==> flow/design.v <==
module ne (
    CLR,
    T3,
    C,
    Z,
    RSWA,
    RSWB,
    RSWC,
    W3,
    W2,
    W1,
    IR,
    LDZ,
    LDC,
    CIN,
    DRW,
    S,
    SEL,
    M,
    ABUS,
    SBUS,
    MBUS,
    PCINC,
    PCADD,
    ARINC,
    LPC,
    LAR,
    STOP,
    SELCTL,
    LONG,
    SHORT,
    LIR,
    MEMW
);
  input CLR, T3, C, Z, RSWA, RSWB, RSWC, W3, W2, W1;
  input [3:0] IR;
  output reg LDZ, LDC, CIN, DRW,M, ABUS, SBUS, MBUS,PCINC, PCADD, ARINC, LPC, LAR, STOP, SELCTL,LONG, SHORT, LIR, MEMW;
  output reg [3:0] S;
  output reg [3:0] SEL;
  reg ADD, SUB, SIGAND, SIGOR, SIGXOR, LD, ST, NOP, INC, JC, JZ, JMP, SIGOUT, CMP, STP;
  reg STO, SSTO;
  reg SWC, SWB, SWA;
  reg SYSW;
  always @(negedge CLR or negedge T3) begin
    if (CLR == 0) begin
      STO  <= 0;
      SSTO <= 0;
      LONG <= 0;   
    end else begin   
      if ((~W1) & (~W2) & (~W3)) begin   
        SWA <= RSWA;
        SWB <= RSWB;
        SWC <= RSWC;
      end else
        case ({
          SWA, SWB, SWC, SSTO, STO, W1, W2
        })
          7'b0010010: begin
            SSTO <= 1;
          end
          7'b0011001: begin
            STO <= 1;
          end
          7'b1000010: begin
            STO <= 1;
          end
          7'b0100010: begin
            STO <= 1;
          end
          7'b0000010: begin
            SSTO <= 1;
          end
          7'b0001001: begin
            STO <= 1;
          end
          default: ;
        endcase
    end
  end
  always @(SWC, SWB, SWA, IR, STO) begin
    ADD <= 0;
    SUB <= 0;
    SIGAND <= 0;
    SIGOR <= 0;
    SIGXOR <= 0;
    LD <= 0;
    ST <= 0;
    NOP <= 0;
    INC <= 0;
    JC <= 0;
    JZ <= 0;
    JMP <= 0;
    SIGOUT <= 0;
    CMP <= 0;
    STP <= 0;
    if (SWC == 0 && SWB == 0 && SWA == 0 && STO == 1) begin
      case (IR)
        4'B0001: ADD <= STO;
        4'B0010: SUB <= STO;
        4'B0011: SIGAND <= STO;
        4'B0100: INC <= STO;
        4'B0101: LD <= STO;
        4'B0110: ST <= STO;
        4'B0111: JC <= STO;
        4'B1000: JZ <= STO;
        4'B1001: JMP <= STO;
        4'B1010: SIGOUT <= STO;
        4'B1011: SIGOR <= STO;
        4'B1100: SIGXOR <= STO;
        4'B1101: NOP <= STO;
        4'B1110: STP <= STO;
      endcase
    end
  end
  always @(SWA, SWB, SWC, W1, W2, W3, STO,ADD, SUB, SIGAND, SIGOR, SIGXOR, LD, ST, NOP, INC, JC, JZ, JMP, SIGOUT, CMP, STP) begin   
    LIR <= ((~ SWC) & (~ SWB) & (~ SWA)) & 
		   ((W2 & (~ STO)) |
			((ADD | SUB | SIGAND | SIGOR | SIGXOR | 
			 NOP | INC | SIGOUT | CMP | JMP) & W1) |
			 ((LD | ST) & W2) |
			 (JC & C & W2) |
			 (JZ & Z & W2) |
			 (JC & (~ C) & W1) |
			 (JZ & (~ Z) & W1));
    LDZ <= ((~SWC) & (~SWB) & (~SWA) & W1) & (ADD | SUB | SIGAND | INC | SIGOR | SIGXOR | CMP);
    LDC <= ((~SWC) & (~SWB) & (~SWA) & W1) & (ADD | SUB | INC | JMP);
    CIN <= (~SWC) & (~SWB) & (~SWA) & W1 & ADD;
    DRW <= (SWC & (~ SWB) & (~ SWA) & (W1 | W2)) | 
		   ( ((~ SWC) & (~ SWB) & (~ SWA)) & 
		     (((ADD | SUB | SIGAND | SIGOR | SIGXOR | INC  ) & W1) | 
		      (LD & W2)));
    M <= (~ SWC) & (~ SWB) & (~ SWA) & 
		 (((SIGAND | SIGOR | SIGXOR  | LD | ST | JMP | SIGOUT) & W1) | (ST & W2));
    ABUS <= (~ SWC) & (~ SWB) & (~ SWA) & 
			(((ADD | SUB | SIGAND | SIGOR | SIGXOR | LD | 
			   ST  | INC | JMP | SIGOUT) & W1) | 
			 (ST & W2)
			 );
    SBUS <= ((SWC & (~ SWB) & (~ SWA)) & (W1 | W2)) | 
			((~ SWC) & SWB & (~ SWA) & (~ STO) & W1) | 
			((~ SWC) & (~ SWB) & SWA & W1) | 
			((~ SWC) & (~ SWB) & (~ SWA) & (~ STO) & W1);
    MBUS <= ((~SWC) & SWB & (~SWA) & STO & W1) | ((~SWC) & (~SWB) & (~SWA) & LD & W2);
    PCINC <= ((~ SWC) & (~ SWB) & (~ SWA)) & 
		     ((W2 & (~ STO)) |
			  ((ADD | SUB | SIGAND | SIGOR | SIGXOR |NOP | INC | SIGOUT | CMP | JMP) & W1) |
			   ((LD | ST ) & W2) |
			   (JC & C & W2) |
			   (JZ & Z & W2) |
			   (JC & (~ C) & W1) |
			   (JZ & (~ Z) & W1));
    PCADD <= (~SWC) & (~SWB) & (~SWA) & ((JC & C) | (JZ & Z)) & W1;
    LPC <= ((~SWC) & (~SWB) & (~SWA) & JMP & W1) | ((~SWC) & (~SWB) & (~SWA) & W1 & (~STO));
    LAR <= ((~ SWC) & SWB & (~ SWA) & (~ STO) & W1) | 
		   ((~ SWC) & (~ SWB) & SWA & W1 & (~ STO)) | 
		   ((~ SWC) & (~ SWB) & (~ SWA) & W1 & (LD | ST));
    ARINC <= ((~SWC) & SWB & (~SWA) & STO & W1) | ((~SWC) & (~SWB) & SWA & STO & W1);
    STOP <= (SWC & (~ SWB) & (~ SWA)) | 
			((~ SWC) & SWB & SWA) 	   | 
			((~ SWC) & SWB & (~ SWA)) | 
			((~ SWC) & (~ SWB) & SWA) | 
			((~ SWC) & (~ SWB) & (~ SWA) & 
			 (((~ STO) & W1) | (STO & STP & W1))
			 );
    SELCTL <= (((SWC & (~ SWB) & (~ SWA)) | 
				((~ SWC) & SWB & SWA)) & (W1 | W2)) | 
			  ((((~ SWC) & SWB & (~ SWA)) | 
			    ((~ SWC) & (~ SWB) & SWA)) & W1) | 
			  ((~ SWC) & (~ SWB) & (~ SWA) & W1 & (~ STO));
    SHORT <= ((~ SWC) & (~ SWB) & SWA & W1) | 
			 ((~ SWC) & SWB & (~ SWA) & W1) |
			 ((~ SWC) & (~ SWB) & (~ SWA) & 
			   (W1 & (ADD | SUB | SIGAND | SIGOR | SIGXOR | CMP |
			 INC | (JC & (~ C)) | (JZ & (~ Z)) | SIGOUT)));
    MEMW <= ((~SWC) & (~SWB) & SWA & STO & W1) | ((~SWC) & (~SWB) & (~SWA) & ST & W2);
    S[3] <= ((~ SWC) & (~ SWB) & (~ SWA)) & 
			((W1 & (ADD | SIGAND | SIGOR | LD | ST  | JMP | SIGOUT)) | 
			 (ST & W2)
			 );
    S[2] <= ((~SWC) & (~SWB) & (~SWA) & W1) & (SUB | SIGOR | SIGXOR | ST | JMP | CMP);
    S[1] <= ((~ SWC) & (~ SWB) & (~ SWA)) & 
			((W1 & (SUB | SIGAND | SIGOR | SIGXOR | 
			  LD | ST | JMP | SIGOUT | CMP)) | 
			  (ST & W2)
			 );
    S[0] <= (~SWC) & (~SWB) & (~SWA) & (ADD | SIGAND | ST | JMP) & W1;
    SEL[3] <= ((SWC & (~SWB) & (~SWA) & STO) & (W1 | W2)) | ((~SWC) & SWB & SWA & W2);
    SEL[2] <= (SWC & (~SWB) & (~SWA) & W2);
    SEL[1] <= (SWC & (~ SWB) & (~ SWA) & (~ STO) & W1) | 
			  (SWC & (~ SWB) & (~ SWA) & STO & W2)       | 
			  ((~ SWC) & SWB & SWA & W2);
    SEL[0] <= (SWC & (~ SWB) & (~ SWA) & (~ STO) & W1) | 
			  (SWC & (~ SWB) & (~ SWA) & STO & W1)       | 
			  ((~ SWC) & SWB & SWA & (W1 | W2));
  end
endmodule
# Reports on ne
# Tool output for the design above, in the order of the flow.
# Lines are those of the file above, counted from 1.
# Operators carry their Yosys type and port widths (W data, S select, Z words).
# Library cell names are shortened.
# Not given: n/a
# setup
top_module	ne
clk_port	T3
lib	sky130hd
lib_corner	tt_025C_1v80

# Elaborated design
# Source: Yosys, flattened and elaborated, memories not mapped. Widths are those after wreduce. Registers that Yosys merges into a memory's read port (data or address) are not register bits. Print and check cells do not count. Equal cells are merged and count once.
# classes
eq_ne	20
mux	28
n_logic	176
n_reduce_logical	8
# op_table
op	n
$or A1 B1 Y1	86
$and A1 B1 Y1	80
$eq A4 B4 Y1 const B	7
$mux W1	28
$eq A4 B3 Y1 const B	4
$eq A7 B5 Y1 const B	2
$not A1 Y1	10
$eq A4 B2 Y1 const B	2
$eq A7 B2 Y1 const B	1
$eq A7 B4 Y1 const B	1
$eq A7 B6 Y1 const B	1
$eq A7 B7 Y1 const B	1
$reduce_and A2 Y1	3
$eq A4 B1 Y1 const B	1
$reduce_or A4 Y1	1
$logic_and A1 B1 Y1	3
$reduce_or A2 Y1	1
# word_totals
ff_bits	5
in_bits	14
out_inout_bits	27
elab_cells	237

# Longest topological paths
# Longest topological path by Yosys (ltp), each cell counted once; first at word level (registers and memories cut), then after technology mapping (sequential cells cut; the memories' decode and read muxes count).
# depth
depth_word	21
ABC_AREA	0
ltp_mapped	7
ltp_nobuf	4

# Netlist
# Yosys stat after the flow's synthesis: flattened, memories mapped to cells. It holds for the ABC_AREA given above (unset counts as 0); a run with the other value may have another netlist.
# mapped
cell_count	137
yosys_area_um2	969.7
sequential_area_um2	140.1
ffs	5
buf_cells	14
# by_type
cell	n	area_total_um2
edfxtp_1	3	90.086
nor2_1	17	63.811
o21ai_0	11	55.053
dfrtn_1	2	50.048
buf_2	9	45.043
nand2_1	10	37.536
nand2b_1	6	37.536
nor2b_1	6	37.536
a21oi_1	6	30.029
mux2i_1	3	30.029
or4b_4	2	27.526
or3b_2	3	26.275
nand3_1	5	25.024
nor4b_4	1	23.773
inv_1	6	22.522
o211ai_1	3	22.522
o31ai_1	3	22.522
a32oi_1	2	17.517
# Other cell types: 30; their cells: 39.

# Measured data: module ne, platform sky130hd, 2 stored runs of the flow under differing settings, order arbitrary. Input and output delays are each 20% of the period that was set; the output load is 0.01 pF.
# "fin_power_mw" is the tool's figure for a default switching activity; nothing was simulated.
# A setting shown as - is not set for that run.
# A result given as - is not shown for that run.
run	period_ns	CORE_UTILIZATION	SETUP_SLACK_MARGIN	PLACE_DENSITY_LB_ADDON	CORE_MARGIN	TNS_END_PERCENT	GPL_TIMING_DRIVEN	CTS_CLUSTER_SIZE	MIN_ROUTING_LAYER	MAX_ROUTING_LAYER	CAP_MARGIN	SLEW_MARGIN	HOLD_SLACK_MARGIN	CELL_PAD_IN_SITES_DETAIL_PLACEMENT	post_synth_area_um2	final_die_area_um2	post_route_stdcell_area_um2	finish.utilization_pct	ws_setup_ns	final_setup_tns_ns	hold_ws_ns	fin_power_mw
run 1	4.71	29	-0.33	0.28	2	55	0	93	met1	met4	20	20	-	-	969.7	3822.3	1506.4	48.2	-0.520	-9.689	0.463	0.2067
run 2	3.49	35	-	0.21	2	-	0	-	-	-	20	20	0.11	2	-	-	-	-	-	-	-	-
# Run 2: not finished: clock tree synthesis ended with error DPL-0033
